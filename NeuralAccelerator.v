==> flow/design.v <==
`timescale 1ns / 1ps
module AddressGenerator(
input [7:0] Nk,
input [7:0] read_weight_base_addr, read_neuro_base_addr, write_neuro_base_addr,
input clk, reset, read,
output finished, neuron_finished,
output [7:0] weight_read_addr, neuro_read_addr, neuro_write_addr
);
reg [7:0] W_R_BASE, N_R_BASE, N_W_BASE;
reg [7:0] internal_Nk, internal_Nk_1;
initial begin
	W_R_BASE = 0;
	N_R_BASE = 0;
	N_W_BASE = 0;
	internal_Nk = 0;
	internal_Nk_1 = 0;
end
always @(posedge clk) begin
	if(reset) begin
		W_R_BASE <= 0;
		N_R_BASE <= 0;
		N_W_BASE <= 0;
	end else if (read) begin
		W_R_BASE <= read_weight_base_addr;
		N_R_BASE <= read_neuro_base_addr;
		N_W_BASE <= write_neuro_base_addr;
	end
end
always @(posedge clk) begin
	if(reset) begin
		internal_Nk <= 0;
		internal_Nk_1 <= 0;
	end else if (read) begin
		internal_Nk <= Nk;
		internal_Nk_1 <= internal_Nk;
	end
end
reg [7:0] ctrWR, ctrVR, ctrVW;
assign finished = (ctrVR == internal_Nk_1 - 1) && (ctrVW == internal_Nk - 1);
assign neuron_finished = ctrVR_Overflow;
wire [7:0] next_ctrVR, next_ctrVW;
wire ctrVR_Overflow;
assign ctrVR_Overflow = ctrVR == internal_Nk_1 - 1;
assign next_ctrVR = (ctrVR_Overflow) ? 0 : ctrVR + 1;
assign next_ctrVW = (ctrVR_Overflow) ? ctrVW + 1 : ctrVW;
always @(posedge clk) begin
	if(reset || read) begin
		ctrWR <= 0;
		ctrVR <= 0;
		ctrVW <= 0;
	end else begin
		ctrWR <= ctrWR + 1;
		ctrVR <= next_ctrVR;
		ctrVW <= next_ctrVW;
	end
end
assign weight_read_addr = W_R_BASE + ctrWR;
assign neuro_read_addr = N_R_BASE + ctrVR;
assign neuro_write_addr = N_W_BASE + ctrVW;
endmodule
`timescale 1ns / 1ps
module ControlUnit(
input clk, reset, forget,
output AG_rst, AG_read, ALU_rst
);
parameter
	STATE_RESET_0 = 0,
	STATE_RESET_1 = 1,
	STATE_RESET_2 = 2,
	STATE_CALCULATE = 3;
parameter
	EVENT_CLK = 0,
	EVENT_RESET = 1,
	EVENT_FORGET = 2;
parameter
	OUT_DEFAULT = 3'b101,
	OUT_AG_RST = 3'b100,
	OUT_AG_READ = 3'b010,
	OUT_ALU_RST = 3'b001;
reg [7:0] state, next_state;
reg [2:0] out, next_out;
assign {AG_rst, AG_read, ALU_rst} = out;
initial begin
	state = STATE_RESET_0;
	out = 3'b111;
end
always @(posedge clk) begin
	state <= next_state;
	out <= next_out;
end
always @(*) begin
	case(state)
		STATE_RESET_0: next_state = (reset) ? STATE_RESET_0 : STATE_RESET_1;
		STATE_RESET_1: next_state = (reset) ? STATE_RESET_0 : STATE_RESET_2;
		STATE_RESET_2: next_state = (reset) ? STATE_RESET_0 : STATE_CALCULATE;
		STATE_CALCULATE: next_state = (reset)  ? STATE_RESET_0 :
												(forget) ? STATE_RESET_2 : STATE_CALCULATE;
		default: next_state = STATE_RESET_0;
	endcase
end
always @(*) begin
	case(state)
		STATE_RESET_0: next_out = (reset) ? OUT_DEFAULT : (OUT_AG_READ | OUT_ALU_RST);
		STATE_RESET_1: next_out = (reset) ? OUT_DEFAULT : (OUT_AG_READ | OUT_ALU_RST);
		STATE_RESET_2: next_out = (reset) ? OUT_DEFAULT : 0;
		STATE_CALCULATE: next_out = (reset)  ? OUT_DEFAULT :
											 (forget) ? OUT_AG_READ : 0;
		default: next_out = OUT_DEFAULT;
	endcase
end
endmodule
`timescale 1ns / 1ps
module Instruction_RAM(
	input [7:0] address,
	input enable,
	output [7:0] data
);
reg [7:0] mem [127:0];
initial begin
	mem[0] = 2;
	mem[1] = 2;
	mem[2] = 3;
	mem[3] = 3;
end
assign data = enable ? mem[address] : 8'bzzzzzzzz;
endmodule
`timescale 1ns / 1ps
module MAC_Core(
	input [7:0] weight, in,
	input oe, reset, clk, forget,
	output [7:0] out
);
reg [7:0] accumulator, internal_weight, internal_value;
wire [7:0] accumulator_next;
wire	[7:0] accumulator_state;
reg reset_1;
always @(posedge clk) reset_1 <= reset;
wire buffered_reset = reset || reset_1;
initial begin
	accumulator = 0;
	internal_weight <= 0;
	internal_value <= 0;
end
always @(posedge clk) begin
	if(reset) begin
		internal_weight <= 0;
		internal_value <= 0;
	end else begin
		internal_weight <= weight;
		internal_value <= in;
	end
end
always @(posedge clk) begin
	if(reset)
		accumulator <= 0;
	else
		accumulator <= accumulator_next;
end
assign accumulator_state = (buffered_reset || forget) ? 8'b0000000 : accumulator;
assign accumulator_next = accumulator_state + internal_weight * internal_value;
assign out = (oe && !reset) ? accumulator : 8'bzzzzzzzz;
endmodule
`timescale 1ns / 1ps
module NeuralAccelerator(
	input clk,
	input reset,
	output [7:0] out
);
wire [7:0] 	neuro_write_address,
				neuro_read_address,
				weight_read_address,
				weight,
				value;
reg [7:0]   neuro_read_base,
				neuro_write_base,
				weight_read_base,
				instruction_pointer;
wire forget;
wire [7:0] Nk;
initial begin
	neuro_read_base = 0;
	neuro_write_base = 0;
	weight_read_base = 0;
	instruction_pointer = 0;
	finished_1 = 0;
	finished_2 = 0;
end
wire finished, neuron_finished;
wire next_ip;
assign next_ip = (finished_2) ? instruction_pointer + 1 : instruction_pointer;
always @(posedge clk) instruction_pointer <= next_ip;
reg finished_1, finished_2;
always @(posedge clk) begin
	finished_1 <= finished;
	finished_2 <= finished_1;
end
reg neuron_finished_1, neuron_finished_2;
always @(posedge clk) begin
	neuron_finished_1 <= neuron_finished;
	neuron_finished_2 <= neuron_finished_1;
end
assign forget = neuron_finished_2;
wire AG_rst, AG_read, ALU_rst;
ControlUnit CU(
	.clk(clk),
	.reset(reset),
	.forget(finished_2),
	.AG_rst(AG_rst),
	.AG_read(AG_read),
	.ALU_rst(ALU_rst)
);
Instruction_RAM Instruction_RAM_instance(
	.address(instruction_pointer),
	.data(Nk),
	.enable(1'b1)
);
AddressGenerator AddressGenerator_instance(
	.clk(clk),
	.reset(AG_rst),
	.read(AG_read),
	.Nk(Nk),
	.neuron_finished(neuron_finished),
	.read_weight_base_addr(weight_read_base),
	.read_neuro_base_addr(neuro_read_base),
	.write_neuro_base_addr(neuro_write_base),
	.finished(finished),
	.neuro_write_addr(neuro_write_address),
	.neuro_read_addr(neuro_read_address),
	.weight_read_addr(weight_read_address)
);
Weight_ROM Weight_ROM_instance(
	.address(weight_read_address),
	.data(weight),
	.enable(1'b1)
);
Neuron_DP_RAM Neuron_DP_RAM_instance(
	.read_address(neuro_read_address), 
	.write_address(neuro_write_address), 
	.write_data(out), 
	.oe(1'b1), 
	.wre(1'b0),
	.clk(clk),
	.read_data(value)
);
MAC_Core ALU (
	.weight(weight),
	.in(value),
	.oe(1'b1),
	.reset(ALU_rst),
	.clk(clk),
	.forget(forget),
	.out(out)
);
endmodule
`timescale 1ns / 1ps
module Neuron_DP_RAM(
	input [7:0] read_address, write_address, write_data,
	input oe, wre, clk,
	output [7:0] read_data
);
reg [7:0] mem [127:0];
initial begin
	mem[0] = 10;
	mem[1] = 10;
	mem[2] = 11;
	mem[3] = 11;
	mem[4] = 2;
	mem[5] = 3;
	mem[6] = 2;
	mem[7] = 3;
end
assign read_data = oe ? mem[read_address] : 8'bzzzzzzzz;
always @(posedge clk) begin
	if(wre)
		mem[write_address] <= write_data;
end
endmodule
`timescale 1ns / 1ps
module Weight_ROM(
	input [7:0] address,
	input enable,
	output [7:0] data
);
reg [7:0] mem [127:0];
initial begin
	mem[0] = 1;
	mem[1] = 3;
	mem[2] = 2;
	mem[3] = 5;
	mem[4] = 6;
	mem[5] = 5;
	mem[6] = 5;
	mem[7] = 2;
	mem[8] = 1;
	mem[9] = 3;
	mem[10] = 2;
	mem[11] = 5;
	mem[12] = 6;
	mem[13] = 5;
	mem[14] = 5;
	mem[15] = 2;
	mem[16] = 1;
	mem[17] = 3;
	mem[18] = 2;
	mem[19] = 5;
	mem[20] = 6;
	mem[21] = 5;
	mem[22] = 5;
	mem[23] = 2;
	mem[24] = 1;
	mem[25] = 3;
	mem[26] = 2;
	mem[27] = 5;
	mem[28] = 6;
	mem[29] = 5;
	mem[30] = 5;
	mem[31] = 2;
end
assign data = enable ? mem[address] : 8'bzzzzzzzz;
endmodule
**From RTL to reports: NeuralAccelerator**

Tool output for the design above, in the order of the flow.
Lines are those of the file above, counted from 1.
Library cell names are shortened.
Not given: --

- Design top: NeuralAccelerator
- Clock port: clk
- Standard-cell library: sky130hd
- Timing corner: tt_025C_1v80

**Word-level counts**

Source: Yosys, flattened and elaborated, memories not mapped. Widths are those after wreduce. Registers that Yosys merges into a memory's read port (data or address) are not register bits. Print and check cells do not count. Equal cells are merged and count once.
Memory sizes are those after Yosys's memory passes, which may raise the word count (mostly to a power of two), join words into wider ones and drop unused or constant bits.

- Input bits: 2
- ROM bits: 768
- Output and inout port bits: 8
- Memories: 3
- Clocked read ports x word width: 6
- Bits in registers: 81

Memory list:

| memory | words | bits a word | rd ports | write ports | line | source |
|---|---|---|---|---|---|---|
| Weight_ROM_instance.mem | 128 | 3 | 1 | 0 | 284 | `reg [7:0] mem [127:0];` |
| Neuron_DP_RAM_instance.mem | 128 | 2 | 1 | 0 | 261 | `reg [7:0] mem [127:0];` |
| Instruction_RAM_instance.mem | 128 | 1 | 1 | 0 | 118 | `reg [7:0] mem [127:0];` |

- Eq/ne operators: 5
- Reduce/logical cells: 7
- Add/subtract/negate cells: 7
- $mul: 1
- Mux-type cells: 13

Operators by type and width:

| cell | count |
|---|---|
| 8-bit by 32-bit == test with 1-bit output | 2 |
| 8-bit by 8-bit multiplier with 8-bit output | 1 |
| 8-bit case mux with 4-bit select | 1 |
| 8-bit by 1-bit adder with 8-bit output with constant B | 3 |
| 8-bit 2-to-1 mux | 3 |
| 8-bit by 1-bit subtractor with 9-bit output with constant B | 2 |
| 8-bit by 2-bit == test with 1-bit output with constant B | 2 |
| 3-bit case mux with 3-bit select | 1 |
| 3-bit 2-to-1 mux | 3 |
| 8-bit by 1-bit == test with 1-bit output with constant B | 1 |
| 8-bit adder | 1 |
| 8-bit zero test | 1 |
| 2-bit 2-to-1 mux | 3 |
| 2-bit OR reduction | 2 |
| 1-bit logical OR | 3 |
| 1-bit 2-to-1 mux | 2 |
| 1-bit adder with constant B | 1 |
| 1-bit logical AND | 1 |

**Longest topological paths**

Longest topological path by Yosys (ltp), each cell counted once; first at word level (registers and memories cut), then after technology mapping (sequential cells cut; the memories' decode and read muxes count).

- Word-level depth: 4
- ABC_AREA: 0
- Mapped depth: 14
- Gate-level depth less buffers: 14

**Synthesis result**

Yosys stat after the flow's synthesis: flattened, memories mapped to cells. It holds for the ABC_AREA given above (unset counts as 0); a run with the other value may have another netlist.

Cell types:

| cell type | count | total area (um^2) |
|---|---|---|
| dfxtp_1 | 45 | 900.864 |
| ha_1 | 21 | 262.752 |
| nor2_1 | 27 | 101.347 |
| fa_1 | 5 | 100.096 |
| and2_1 | 13 | 81.328 |
| xor2_1 | 9 | 78.826 |
| inv_1 | 15 | 56.304 |
| a21oi_1 | 11 | 55.053 |
| nor2b_1 | 7 | 43.792 |
| nand3_1 | 8 | 40.038 |
| nand2b_1 | 5 | 31.28 |
| mux2i_1 | 3 | 30.029 |
| nand2_1 | 8 | 30.029 |
| and3_1 | 4 | 25.024 |
| or3_1 | 4 | 25.024 |
| xnor3_1 | 1 | 22.522 |
| nor4_4 | 1 | 21.27 |
| xnor2_1 | 2 | 17.517 |

Other cell types: 14; their cells: 21.

- Mapped cells: 210
- Buffers: 5
- Mapped area: 2,055.7 um^2
- Flip-flops: 45
- Area of sequential cells: 900.9 um^2

By module: a second synthesis without flattening, with its own total; a netlist apart from the flattened one above.

- Cells (unflattened synthesis): 2,289
- Area total of the unflattened synthesis: 45,577.5 um^2

Each row is one instance without its submodules.

By module:

| module | instances | area (um^2) | cells |
|---|---|---|---|
| Neuron_DP_RAM | 1 | 39,505.4 | 1,627 |
| AddressGenerator | 1 | 3,851.2 | 430 |
| MAC_Core | 1 | 1,775.5 | 187 |
| ControlUnit | 1 | 141.4 | 13 |
| NeuralAccelerator | 1 | 121.4 | 8 |
| Weight_ROM | 1 | 115.1 | 14 |
| Instruction_RAM | 1 | 67.6 | 10 |

**Worst setup path after synthesis**

Path of least setup slack by OpenSTA after synthesis, without wires, with an ideal clock, recovery checks aside; 20% of the period is set as input and as output delay. Where synthesis merged equal registers, the netlist keeps one of their names.

- Kind: register to register
- Start point: register CU.out[0]
- End point: register ALU.accumulator[7]
- Path slack: 0.562 ns
- Data required time: 3.795 ns
- Launch time at the first pin: 0.000 ns
- Period: 3.86 ns
- Path delay: 3.298 ns
- Driving pins on the path: 14
- Buffers on the path: 0
- Arrival: 3.233 ns
- Period reached after synthesis: 3.298 ns

"path delay" = arrival - input delay + setup time.
"driving pins on the path": output pins that drive a net of the path, with the launching flip-flop's if there is one; two outputs of one cell count as two.
"period reached after synthesis" = period - worst setup slack (recovery checks aside). The figure is calculated, with input and output delays left at 20% of the set period.
The rows between start and end are the longest chain of elaborated cells between them; the timing report does not say that the signal goes this way. Where chains are equally long, one stands for them.
A line is the first line of the expression or statement that the cell stems from. Yosys adds cells for indexed reads and writes and turns some case tables into memories.

- Cell sequence: dfxtp_1 -> nor3_1 -> nand2_1 -> fa_1 -> inv_1 -> ha_1 -> ha_1 -> ha_1 -> ha_1 -> fa_1 -> a21o_1 -> a21oi_1 -> xnor3_1 -> nor2_1
- Cells in the longest elaborated chain: 4

Ends and longest elaborated chain, post-synthesis:

| item | line | source |
|---|---|---|
| start, declared | 81 | `reg [2:0] out, next_out;` |
| start, assigned | 89 | `out <= next_out;` |
| 1-bit logical OR | 138 | `wire buffered_reset = reset \|\| reset_1;` |
| 1-bit logical OR | 159 | `assign accumulator_state = (buffered_reset \|\| forget) ? 8'b0000000 : accumulator;` |
| 8-bit 2-to-1 mux | 159 |  |
| 8-bit adder | 160 | `assign accumulator_next = accumulator_state + internal_weight * internal_value;` |
| end, assigned | 155 | `accumulator <= 0;` |
| end, assigned | 157 | `accumulator <= accumulator_next;` |
| end, declared | 133 | `reg [7:0] accumulator, internal_weight, internal_value;` |

**Path in the finished layout**

From the final timing report of stored run 1: the path of least setup slack in the routed layout; clock arrival at registers is part of the times.

- Kind: register to register
- Start point: register CU.out[0]
- End point: register ALU.accumulator[7]
- Driving pins on the path: 14
- Buffers on the path: 0
- Data required time: 4.87 ns
- Launch time at the first pin: 0.29 ns
- Period: 4.64 ns
- Arrival: 4.04 ns
- Path slack: 0.83 ns

The rows between start and end are the longest chain of elaborated cells between them; the timing report does not say that the signal goes this way. Where chains are equally long, one stands for them.

- Cell sequence: dfxtp_1 -> nor3_1 -> nand2_1 -> fa_1 -> inv_1 -> ha_1 -> ha_1 -> ha_1 -> ha_1 -> fa_1 -> a21o_1 -> a21oi_1 -> xnor3_1 -> nor2_1
- Cells in the longest elaborated chain: 4

Ends and longest elaborated chain, post-layout:

| item | line | source |
|---|---|---|
| start, declared | 81 | `reg [2:0] out, next_out;` |
| start, assigned | 89 | `out <= next_out;` |
| 1-bit logical OR | 138 | `wire buffered_reset = reset \|\| reset_1;` |
| 1-bit logical OR | 159 | `assign accumulator_state = (buffered_reset \|\| forget) ? 8'b0000000 : accumulator;` |
| 8-bit 2-to-1 mux | 159 |  |
| 8-bit adder | 160 | `assign accumulator_next = accumulator_state + internal_weight * internal_value;` |
| end, assigned | 155 | `accumulator <= 0;` |
| end, assigned | 157 | `accumulator <= accumulator_next;` |
| end, declared | 133 | `reg [7:0] accumulator, internal_weight, internal_value;` |

Wiki page: NeuralAccelerator / flow data

NeuralAccelerator through Yosys and OpenROAD on sky130hd: 2 stored runs, unordered, with their settings and measured results. The constraints put input and output delay at 20% of the set period each and load the outputs with 0.01 pF.
"total power of the final layout" rests on the timing tool's default activity at the inputs, not on a simulated workload.

### Stored run 1

Settings: `period_ns=4.64`, `CORE_UTILIZATION=40`, `SETUP_SLACK_MARGIN=0.37`, `PLACE_DENSITY_LB_ADDON=0.18`, `CORE_ASPECT_RATIO=1.4`, `CORE_MARGIN=4`, `TNS_END_PERCENT=25`, `GPL_TIMING_DRIVEN=0`, `GPL_ROUTABILITY_DRIVEN=0`, `CAP_MARGIN=5`, `SLEW_MARGIN=5`

- Standard-cell area after layout: 2,309.7 um^2
- Synthesized cell area: 2,055.7 um^2
- Final setup TNS: 0.000 ns
- Total power of the final layout: 659.7 µW
- Smallest setup slack: 0.830 ns
- Area of the die: 6,366.9 um^2
- Lowest hold slack: 0.331 ns

### Stored run 2

Settings: `period_ns=4.42`, `CORE_UTILIZATION=66`, `PLACE_DENSITY=0.8`, `CORE_ASPECT_RATIO=1.33`, `CELL_PAD_IN_SITES_DETAIL_PLACEMENT=1`, `GPL_TIMING_DRIVEN=1`, `GPL_ROUTABILITY_DRIVEN=0`, `CTS_CLUSTER_DIAMETER=47`, `SLEW_MARGIN=0`, `MIN_ROUTING_LAYER=met2`, `MAX_ROUTING_LAYER=met5`, `CAP_MARGIN=20`, `CORE_MARGIN=2`

No results, clock tree synthesis failed with DPL-0033.
