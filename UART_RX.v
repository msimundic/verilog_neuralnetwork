==> flow/design.v <==
`timescale 1ns / 1ps
module UART_RX(
	input clk, rx, enable,
	output reg [7:0] data_out,
	output reg done, test,
	output reg [1:0] test_state
	);
	parameter state_idle = 2'b00;
	parameter state_start = 2'b01;
	parameter state_data = 2'b10;
	parameter state_stop = 2'b11;
	parameter clk_per_bit = 32;  
	reg [7:0] clk_count;
	reg [2:0] index;
	reg [7:0] data_temp;
	reg [1:0] state;
	initial begin
		done <= 0;
		data_out <= 0;
		test <= 0;
		state <= state_idle;
	end
	always@(posedge clk) begin 
		case(state)
			state_idle: begin
				clk_count <= 0;
				index <= 0;
				done <= 0;			
				if (rx == 0) begin
					state <= state_start;
				end
				else begin 
					state <= state_idle; 		
				end
			end
			state_start: begin
				if(clk_count == (clk_per_bit-1)/2) begin
					if(rx == 0) begin
						clk_count <= 0;
						state <= state_data;  
					end
					else begin
						state <= state_idle;
					end
				end
				else begin
					clk_count <= clk_count + 1;
					state <= state_start;
				end
			end
			state_data: begin
				if(clk_count < clk_per_bit - 1) begin
					clk_count <= clk_count + 1;
					state <= state_data;
				end
				else begin
					clk_count <= 0;
					data_temp[index] <= rx;
					if(index == 7) begin
						index <= 0;
						state <= state_stop;
					end
					else begin
						index <= index + 1;
						state <= state_data; 
					end
				end
			end
			state_stop: begin
				if(clk_count < clk_per_bit - 1) begin
					clk_count <= clk_count + 1;
					state <= state_stop;
				end
				else begin
					done <= 1;
					clk_count <= 0;
					state <= state_idle;
				end
			end
			default: begin
				state <= state_idle;
				index <= 0;
				clk_count <= 0;
			end
		endcase
	end
	always@(posedge clk) begin
		test_state <= state;
	end
	always@(posedge clk) begin
		if(done)
			data_out <= data_temp; 
	end
endmodule
# Tool chain data of UART_RX
# The steps from the RTL of UART_RX to its reports follow in flow order.
# Lines are those of the file above, counted from 1.
# Library cell names are shortened.
# A cell with n/a has no value.
# inputs
top_module	UART_RX
clock_port	clk
cell_library	sky130hd
pvt_corner	tt_025C_1v80

# Word level
# Source: Yosys, flattened and elaborated, memories not mapped. Widths are those after wreduce. Registers that Yosys merges into a memory's read port (data or address) are not register bits. Print and check cells do not count. Equal cells are merged and count once.
# word_totals
reg_bits	32
word_cells	53
# classes
n_addsub	3
n_cmp	1
eq_ne	8
shifts	2
muxes	18
n_logic	4
reduce_and_logical	10
# op_table
op	count
8-bit 2-to-1 mux	5
8-bit case mux with 3-bit select	1
1-bit by 4-bit variable shift with 8-bit output	1
1-bit by 4-bit variable shift with 8-bit output (first input constant)	1
2-bit AND reduction	4
8-bit by 1-bit adder with 8-bit output (second input constant)	1
8-bit by 4-bit equality test with 1-bit output (second input constant)	1
8-bit by 5-bit < comparator with 1-bit output (second input constant)	1
8-bit bitwise AND	1
8-bit bitwise OR	1
8-bit NOT	1
2-bit case mux with 4-bit select	1
3-bit case mux with 2-bit select	1
3-bit 2-to-1 mux	2
2-bit 2-to-1 mux	3
2-bit equality test (second input constant)	2
2-bit inequality test (second input constant)	2
2-bit nonzero test	2
3-bit negation with 4-bit output	1
4-bit nonzero test	1
1-bit 2-to-1 mux	4
3-bit by 1-bit adder with 3-bit output (second input constant)	1
3-bit equality test (second input constant)	1
3-bit inequality test (second input constant)	1
3-bit OR reduction	1
2-bit by 1-bit equality test with 1-bit output (second input constant)	1
2-bit zero test	1
2-bit OR reduction	1
# Not listed: further kinds 2, cells in them 2.

# Depth
# Longest topological path by Yosys (ltp), each cell counted once; first at word level (registers and memories cut), then after technology mapping (sequential cells cut; the memories' decode and read muxes count).
# logic_depth
depth_word	7
ABC_AREA	1
depth_mapped	9
mapped_depth_nobuf	9

# Synthesis result
# Source: synth_stat.txt of the flow (Yosys; design flattened, memories mapped). It holds for the ABC_AREA given above (unset counts as 0); a run with the other value may have another netlist.
# types
cell	count
edfxtp_1	28
nand2_1	26
inv_1	22
dfxtp_1	4
nor2_1	21
ha_1	6
o21ai_0	15
nand3_1	12
a21oi_1	7
nand4_1	3
nor2_2	2
nor2_4	1
nand3_2	1
o21ai_2	1
xnor2_1	1
a21boi_0	1
buf_4	1
nand2_2	1
# Other cell types: 3; their cells: 3.
# synth_totals
stdcells	156
area_um2	1531.5
ffs	32
buffers	1

# Timing after synthesis
# Path of least setup slack by OpenSTA after synthesis, without wires, with an ideal clock, recovery checks aside; 20% of the period is set as input and as output delay. Where synthesis merged equal registers, the netlist keeps one of their names.
# synth_path
path_kind	register -> register
from	reg clk_count[0]
to	reg data_temp[0]
clock_period_ns	4.31
arrival_time_ns	1.248
required_ns	3.940
slack_ns	2.692
delay_ns	1.618
path_stages	6
n_path_buf	0
synth_period_reached_ns	1.618
# "delay_ns" is the arrival time less input delay plus setup time.
# "path_stages" counts driving pins, that of a launching flip-flop among them; a cell with two outputs on the path counts twice.
# "synth_period_reached_ns" is the clock period less the worst setup slack; recovery checks do not enter. This is arithmetic on one report: input and output delays are still those of the set period (20% each).
# Between the ends stands the longest chain of elaborated cells between them, by number of cells; it is not shown to be the way that was timed. Of several equally long chains one is given.
# A line is the first line of the expression or statement that the cell stems from. Yosys adds cells for indexed reads and writes and turns some case tables into memories.
# At most two assigning lines are given for a register; there are more.
# The path ends at the enable pin of a flip-flop; only ways to that pin are counted.
# synth_via
cell_sequence	edfxtp_1 -> ha_1 -> nand3_2 -> nor2_4 -> nor2_2 -> nor2_1
elab_chain_cells	3
cells_between	3
cone_classes	compare: 1; eq/ne: 1; reduce/logical: 1
# synth_rtl
element	line	source
start, declared	13	reg [7:0] clk_count;
start, assigned	47	clk_count <= clk_count + 1;
start, assigned	53	clk_count <= clk_count + 1;
8-bit by 5-bit < comparator with 1-bit output	52	if(clk_count < clk_per_bit - 1) begin
2-bit inequality test	n/a
2-bit AND reduction	n/a
end, assigned	58	data_temp[index] <= rx;
end, declared	15	reg [7:0] data_temp;

# Timing after layout
# From the final timing report of run A: the path of least setup slack in the routed layout; clock arrival at registers is part of the times.
# layout_path
path_kind	register -> register
from	reg index[0]
to	reg data_temp[3]
clock_period_ns	2.29
arrival_time_ns	1.84
required_ns	2.32
slack_ns	0.47
path_stages	9
n_path_buf	0
# Between the ends stands the longest chain of elaborated cells between them, by number of cells; it is not shown to be the way that was timed. Of several equally long chains one is given.
# At most two assigning lines are given for a register; there are more.
# layout_via
cell_sequence	edfxtp_1 -> inv_1 -> ha_1 -> inv_1 -> nand2_1 -> nand2_1 -> inv_1 -> o21ai_0 -> o21ai_0
elab_chain_cells	7
cells_between	8
lines_between	3
cone_classes	add/sub: 1; shift: 2; mux: 2; logic: 3
# layout_rtl
element	line	source
start, declared	14	reg [2:0] index;
start, assigned	27	index <= 0;
start, assigned	64	index <= index + 1;
3-bit negation with 4-bit output	58	data_temp[index] <= rx;
1-bit by 4-bit variable shift with 8-bit output	58
8-bit NOT	58
8-bit bitwise AND	58
8-bit bitwise OR	58
8-bit 2-to-1 mux	52	if(clk_count < clk_per_bit - 1) begin
8-bit 2-to-1 mux	24	case(state)
end, assigned	58
end, declared	15	reg [7:0] data_temp;

Subject: UART_RX on sky130hd, stored results

Hello all,

2 stored runs of UART_RX in the flow (synthesis by Yosys, layout by OpenROAD, sky130hd cells), in arbitrary order. Constraints: input delay and output delay 20% of the set period each, output load 0.01 pF.
"worst_path_time_ns" = time allowed to the worst setup path (clock period - input delay - output delay, where it has them) - its slack; a late launch clock adds to it, a late capture clock takes from it.

Run A, flow files:
==> flow/run.sh <==
#!/bin/bash
# the make line also repeats the synthesis and layout settings of config.mk as NAME=value (left out here)
make -C /OpenROAD-flow-scripts/flow DESIGN_CONFIG=/design/flow/config.mk WORK_HOME=/design/flow/orfs CLKGATE_MAP_FILE= finish
==> flow/config.mk <==
export PLATFORM = sky130hd
export DESIGN_NAME = UART_RX
export DESIGN_NICKNAME = UART_RX
export VERILOG_FILES = /design/flow/design.v
export SDC_FILE = /design/flow/constraint.sdc
export NUM_CORES = 4
export LEC_CHECK = 0
export ABC_AREA = 1
export CAP_MARGIN = 20
export CELL_PAD_IN_SITES_DETAIL_PLACEMENT = 0
export CORE_MARGIN = 2
export CORE_UTILIZATION = 38
export CTS_CLUSTER_DIAMETER = 358
export HOLD_SLACK_MARGIN = 0.01
export PLACE_DENSITY = 0.38
export SLEW_MARGIN = 20
export TNS_END_PERCENT = 100
==> flow/constraint.sdc <==
create_clock -name core_clock -period 2.29 [get_ports {clk}]
set_input_delay 0.4580 -clock core_clock [delete_from_list [all_inputs] [get_ports {clk}]]
set_output_delay 0.4580 -clock core_clock [all_outputs]
set_load 0.01 [all_outputs]

==> results of run A, as CSV <==
result,value
worst_path_time_ns,1.82
path_kind,"register -> register"
final_setup_ws_ns,0.473
synthesis_area_um2,1531.5
tns_setup_ns,0.000
design_die_area_um2,4554.2
layout_utilization_pct,46.0

Run B, flow files:
==> flow/run.sh <==
#!/bin/bash
# the make line also repeats the synthesis and layout settings of config.mk as NAME=value (left out here)
make -C /OpenROAD-flow-scripts/flow DESIGN_CONFIG=/design/flow/config.mk WORK_HOME=/design/flow/orfs CLKGATE_MAP_FILE= finish
==> flow/config.mk <==
export PLATFORM = sky130hd
export DESIGN_NAME = UART_RX
export DESIGN_NICKNAME = UART_RX
export VERILOG_FILES = /design/flow/design.v
export SDC_FILE = /design/flow/constraint.sdc
export NUM_CORES = 4
export LEC_CHECK = 0
export CAP_MARGIN = 30
export CELL_PAD_IN_SITES_GLOBAL_PLACEMENT = 0
export CORE_MARGIN = 2
export CORE_UTILIZATION = 59
export CTS_CLUSTER_DIAMETER = 132
export GPL_ROUTABILITY_DRIVEN = 0
export GPL_TIMING_DRIVEN = 0
export HOLD_SLACK_MARGIN = 0.19
export MAX_ROUTING_LAYER = met4
export SETUP_SLACK_MARGIN = 0.65
export SLEW_MARGIN = 20
export TNS_END_PERCENT = 35
==> flow/constraint.sdc <==
create_clock -name core_clock -period 3.01 [get_ports {clk}]
set_input_delay 0.6020 -clock core_clock [delete_from_list [all_inputs] [get_ports {clk}]]
set_output_delay 0.6020 -clock core_clock [all_outputs]
set_load 0.01 [all_outputs]

==> results of run B, as CSV <==
result,value
worst_path_time_ns,2.13
path_kind,"register -> register"
design_die_area_um2,2987.2
final_setup_ws_ns,0.877
tns_setup_ns,0.000
synthesis_area_um2,1514.0
layout_utilization_pct,69.9

Thanks
