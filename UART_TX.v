==> flow/design.v <==
`timescale 1ns / 1ps
module UART_TX(
	input clk, enable,
	input [7:0] data_in,
	output reg tx, done, test,
	output reg [1:0] test_state
	);
	parameter state_idle = 2'b00;
	parameter state_start = 2'b01;
	parameter state_data = 2'b10;
	parameter state_stop = 2'b11;
	parameter clk_per_bit = 32;  
	reg [7:0] clk_count;
	reg [2:0] index;
	reg [7:0] data_temp;
	reg [1:0] state; 
	initial begin
		done <= 0;
		tx <= 1;
		test <= 0;
		state <= state_idle;
	end 
	always@(posedge clk) begin 
		case(state)
			state_idle: begin
				tx <= 1;
				done <= 0;
				clk_count <= 0;
				index <= 0;
				if(enable) begin
					data_temp <= data_in;
					state <= state_start; 
				end
				else
					state <= state_idle;
			end
			state_start: begin
				tx <= 0;
				if(clk_count <= clk_per_bit - 1) begin
					clk_count <= clk_count + 1;
				end
				else begin
					clk_count <= 0;
					state <= state_data;
				end
			end
			state_data: begin
				tx <= data_temp[index];
				if(clk_count < clk_per_bit - 1) begin
					clk_count <= clk_count + 1;
					state <= state_data;
				end
				else begin
					clk_count <= 0;
					if(index < 7) begin
						index <= index + 1;
						state <= state_data;
					end
					else begin
						index <= 0;
						state <= state_stop;
					end
				end
			end
			state_stop: begin
				tx <= 1;
				if (clk_count < clk_per_bit - 1) begin
					clk_count <= clk_count + 1;
					state <= state_stop;
				end
				else begin
					done <= 1;
					clk_count <= 0;
					state <= state_idle;
				end
			end
			default: begin
				state <= state_idle;
				index <= 0;
				clk_count <= 0;
				tx <= 1;
			end
		endcase
	end
	always@(posedge clk) begin
		test_state <= state;
	end
endmodule
== Tool chain data of UART_TX ==
What the tools print for UART_TX, step after step.
Lines are those of the file above, counted from 1.
Cell names lack the library's common part.
The mark - stands for no value.
Design
  design top: UART_TX
  clock port: clk
  cell library: sky130hd
  timing corner: tt_025C_1v80

== Elaborated design ==
Counts by Yosys on the flattened word-level netlist (proc, flatten, opt, wreduce; memories kept). Register bits leave out memories and registers merged into their read ports (data or address). Print and check cells are left out.
Bit counts
  register bits: 25
Operators by class
  add/sub/neg operators: 2
  order comparisons: 3
  eq/ne operators: 6
  shifts and indexed selects: 1
  multiplexer cells: 15
  reductions and logical operators: 10
Operators by type and width (number)
  8-bit parallel mux with 3-bit select: 1
  8-bit two-way mux: 2
  2-bit AND reduction: 4
  8-bit by 1-bit adder with 8-bit output with constant B: 1
  8-bit by 3-bit indexed select with 1-bit output: 1
  8-bit by 5-bit <= comparator with 1-bit output with constant B: 1
  8-bit by 5-bit < comparator with 1-bit output with constant B: 1
  2-bit parallel mux with 4-bit select: 1
  2-bit != test with constant B: 3
  3-bit parallel mux with 2-bit select: 1
  3-bit two-way mux: 2
  2-bit equality test with constant B: 2
  2-bit nonzero test: 2
  2-bit OR reduction: 2
  4-bit nonzero test: 1
  2-bit two-way mux: 2
  1-bit two-way mux: 4
  3-bit by 1-bit adder with 3-bit output with constant B: 1
  3-bit < comparator with constant B: 1
  1-bit parallel mux with 3-bit select: 1
  2-bit by 1-bit equality test with 1-bit output with constant B: 1
  2-bit zero test: 1
  1-bit parallel mux with 2-bit select: 1

== Longest topological paths ==
Depth = most cells in a row (Yosys ltp): at word level without a register or memory, in the mapped netlist without a sequential cell, where the memories' decode and read muxes count.
Depth
  depth after elaboration: 4
  ABC_AREA: 0
  depth in mapped cells: 7
  mapped depth without buffers: 6

== After synthesis ==
The flow's flattened synthesis, as Yosys stat reports it; memories are mapped. The netlist is that of the ABC_AREA named above (0 if unset); the other value can give another one.
Cells by type (number)
  edfxtp_1: 14
  dfxtp_1: 11
  ha_1: 7
  mux2i_1: 4
  nand4_1: 6
  nor2_1: 10
  inv_1: 6
  nor2b_1: 3
  xnor2_1: 2
  xor2_1: 2
  nor3_4: 1
  a21oi_1: 3
  buf_4: 2
  a31oi_1: 2
  nand4_2: 1
  nor4_1: 2
  and3_4: 1
  nand3_1: 2
Other cell types: 12; their cells: 13.
Synthesis totals
  mapped cells: 92
  cell area after synthesis: 1104.8 um2
  flip-flop cells: 25

== Timing after synthesis ==
Source: OpenSTA report_checks on the synthesized netlist (no wires, ideal clock, input and output delay 20% of the period each), path of least setup slack; recovery checks are left aside. Register names are those of the netlist, which keeps one name where synthesis merged equal registers.
Timing post-synthesis
  path type: register -> register
  from: register state[0]
  to: register index[0]
  period: 1.64 ns
  setup time: 0.333 ns
  time at the first pin: 0.000 ns
  arrival: 1.115 ns
  data required time: 1.307 ns
  setup slack: 0.192 ns
  delay of the path: 1.448 ns
  stages: 6
  buffers on the path: 1
  synthesis period reached: 1.448 ns
"delay of the path" is the arrival time less input delay plus setup time.
"stages" counts driving pins, that of a launching flip-flop among them; a cell with two outputs on the path counts twice.
"synthesis period reached" = period - worst setup slack (recovery checks aside). The figure is calculated, with input and output delays left at 20% of the set period.
Between the ends stands the longest chain of elaborated cells between them, by number of cells; it is not shown to be the way that was timed. Of several equally long chains one is given.
A line is the first line of the expression or statement that the cell stems from. Yosys adds cells for indexed reads and writes and turns some case tables into memories.
A register here has more assigning lines than the two given.
The path ends at the enable pin of a flip-flop; only ways to that pin are counted.
On the way, post-synthesis
  cells stage by stage: edfxtp_1 inv_1 ha_1 buf_2 nor2_1 a31oi_1
  length of the longest elaborated chain: 3
  elaborated cells on any way between the ends: 5
  source lines of those cells: 1
  those cells by class: eq/ne (2); reduce/logical (3)
RTL lines, path post-synthesis
  start: declaration: RTL line 16  | reg [1:0] state;
  start: assignment: RTL line 32  | state <= state_start;
  start: assignment: RTL line 35  | state <= state_idle;
  2-bit equality test: RTL line 24  | case(state)
  2-bit nonzero test
  2-bit AND reduction
  end: assignment: RTL line 29  | index <= 0;
  end: assignment: RTL line 56  | index <= index + 1;
  end: declaration: RTL line 14  | reg [2:0] index;

== Timing after layout ==
Path of least setup slack in the final report of job 1 (OpenROAD, finished layout, wires in). Where an end is a register, its clock arrival counts in the times.
Timing post-layout
  path type: register -> register
  from: register state[0]
  to: register index[0]
  period: 2.23 ns
  setup time: 0.32 ns
  time at the first pin: 0.27 ns
  arrival: 1.59 ns
  data required time: 2.18 ns
  setup slack: 0.58 ns
  stages: 5
  buffers on the path: 0
Between the ends stands the longest chain of elaborated cells between them, by number of cells; it is not shown to be the way that was timed. Of several equally long chains one is given.
A register here has more assigning lines than the two given.
The path ends at the enable pin of a flip-flop; only ways to that pin are counted.
On the way, post-layout
  cells stage by stage: edfxtp_1 inv_1 ha_1 nor2_1 a31oi_1
  length of the longest elaborated chain: 3
  elaborated cells on any way between the ends: 5
  source lines of those cells: 1
  those cells by class: eq/ne (2); reduce/logical (3)
RTL lines, path post-layout
  start: declaration: RTL line 16  | reg [1:0] state;
  start: assignment: RTL line 32  | state <= state_start;
  start: assignment: RTL line 35  | state <= state_idle;
  2-bit equality test: RTL line 24  | case(state)
  2-bit nonzero test
  2-bit AND reduction
  end: assignment: RTL line 29  | index <= 0;
  end: assignment: RTL line 56  | index <= index + 1;
  end: declaration: RTL line 14  | reg [2:0] index;

Flow measurements of UART_TX on sky130hd: 2 stored runs with different settings, listed in no order. Input and output delays are each 20% of the period that was set; the output load is 0.01 pF.
"worst setup path time (ns)": the worst setup path's part of the clock period (all of it between registers, 20% less for each end at a port) less its slack. A launch clock that arrives late makes it longer, a capture clock that arrives late makes it shorter.

settings of job 1
{
  "period_ns": 2.23,
  "CORE_UTILIZATION": 16,
  "PLACE_DENSITY": 0.93,
  "CELL_PAD_IN_SITES_GLOBAL_PLACEMENT": 3,
  "GPL_TIMING_DRIVEN": 1,
  "CTS_CLUSTER_SIZE": 31,
  "SLEW_MARGIN": 30,
  "MIN_ROUTING_LAYER": "met2",
  "CAP_MARGIN": 20,
  "CORE_MARGIN": 2
}
report of job 1
yosys chip area after synthesis (um^2): 1104.8
finish__design__die__area: 7585.5
finish__design__instance__area__stdcell: 1368.8
finish__timing__setup__ws: 0.582
finish__timing__setup__tns: 0.000
finish__timing__hold__ws: 0.435
worst setup path time (ns): 1.65
worst setup path kind: register -> register

settings of job 2
{
  "period_ns": 1.87,
  "CORE_UTILIZATION": 47,
  "SETUP_SLACK_MARGIN": -0.16,
  "CORE_ASPECT_RATIO": 0.56,
  "CELL_PAD_IN_SITES_GLOBAL_PLACEMENT": 0,
  "CELL_PAD_IN_SITES_DETAIL_PLACEMENT": 0,
  "TNS_END_PERCENT": 25,
  "GPL_TIMING_DRIVEN": 1,
  "CTS_CLUSTER_DIAMETER": 186,
  "MAX_ROUTING_LAYER": "met4",
  "CAP_MARGIN": 20,
  "CORE_MARGIN": 2,
  "SLEW_MARGIN": 20
}
report of job 2
yosys chip area after synthesis (um^2): 1104.8
finish__design__die__area: 2770.9
finish__design__instance__area__stdcell: 1305.0
finish__timing__setup__ws: 0.210
finish__timing__setup__tns: 0.000
finish__timing__hold__ws: 0.453
worst setup path time (ns): 1.66
worst setup path kind: register -> register
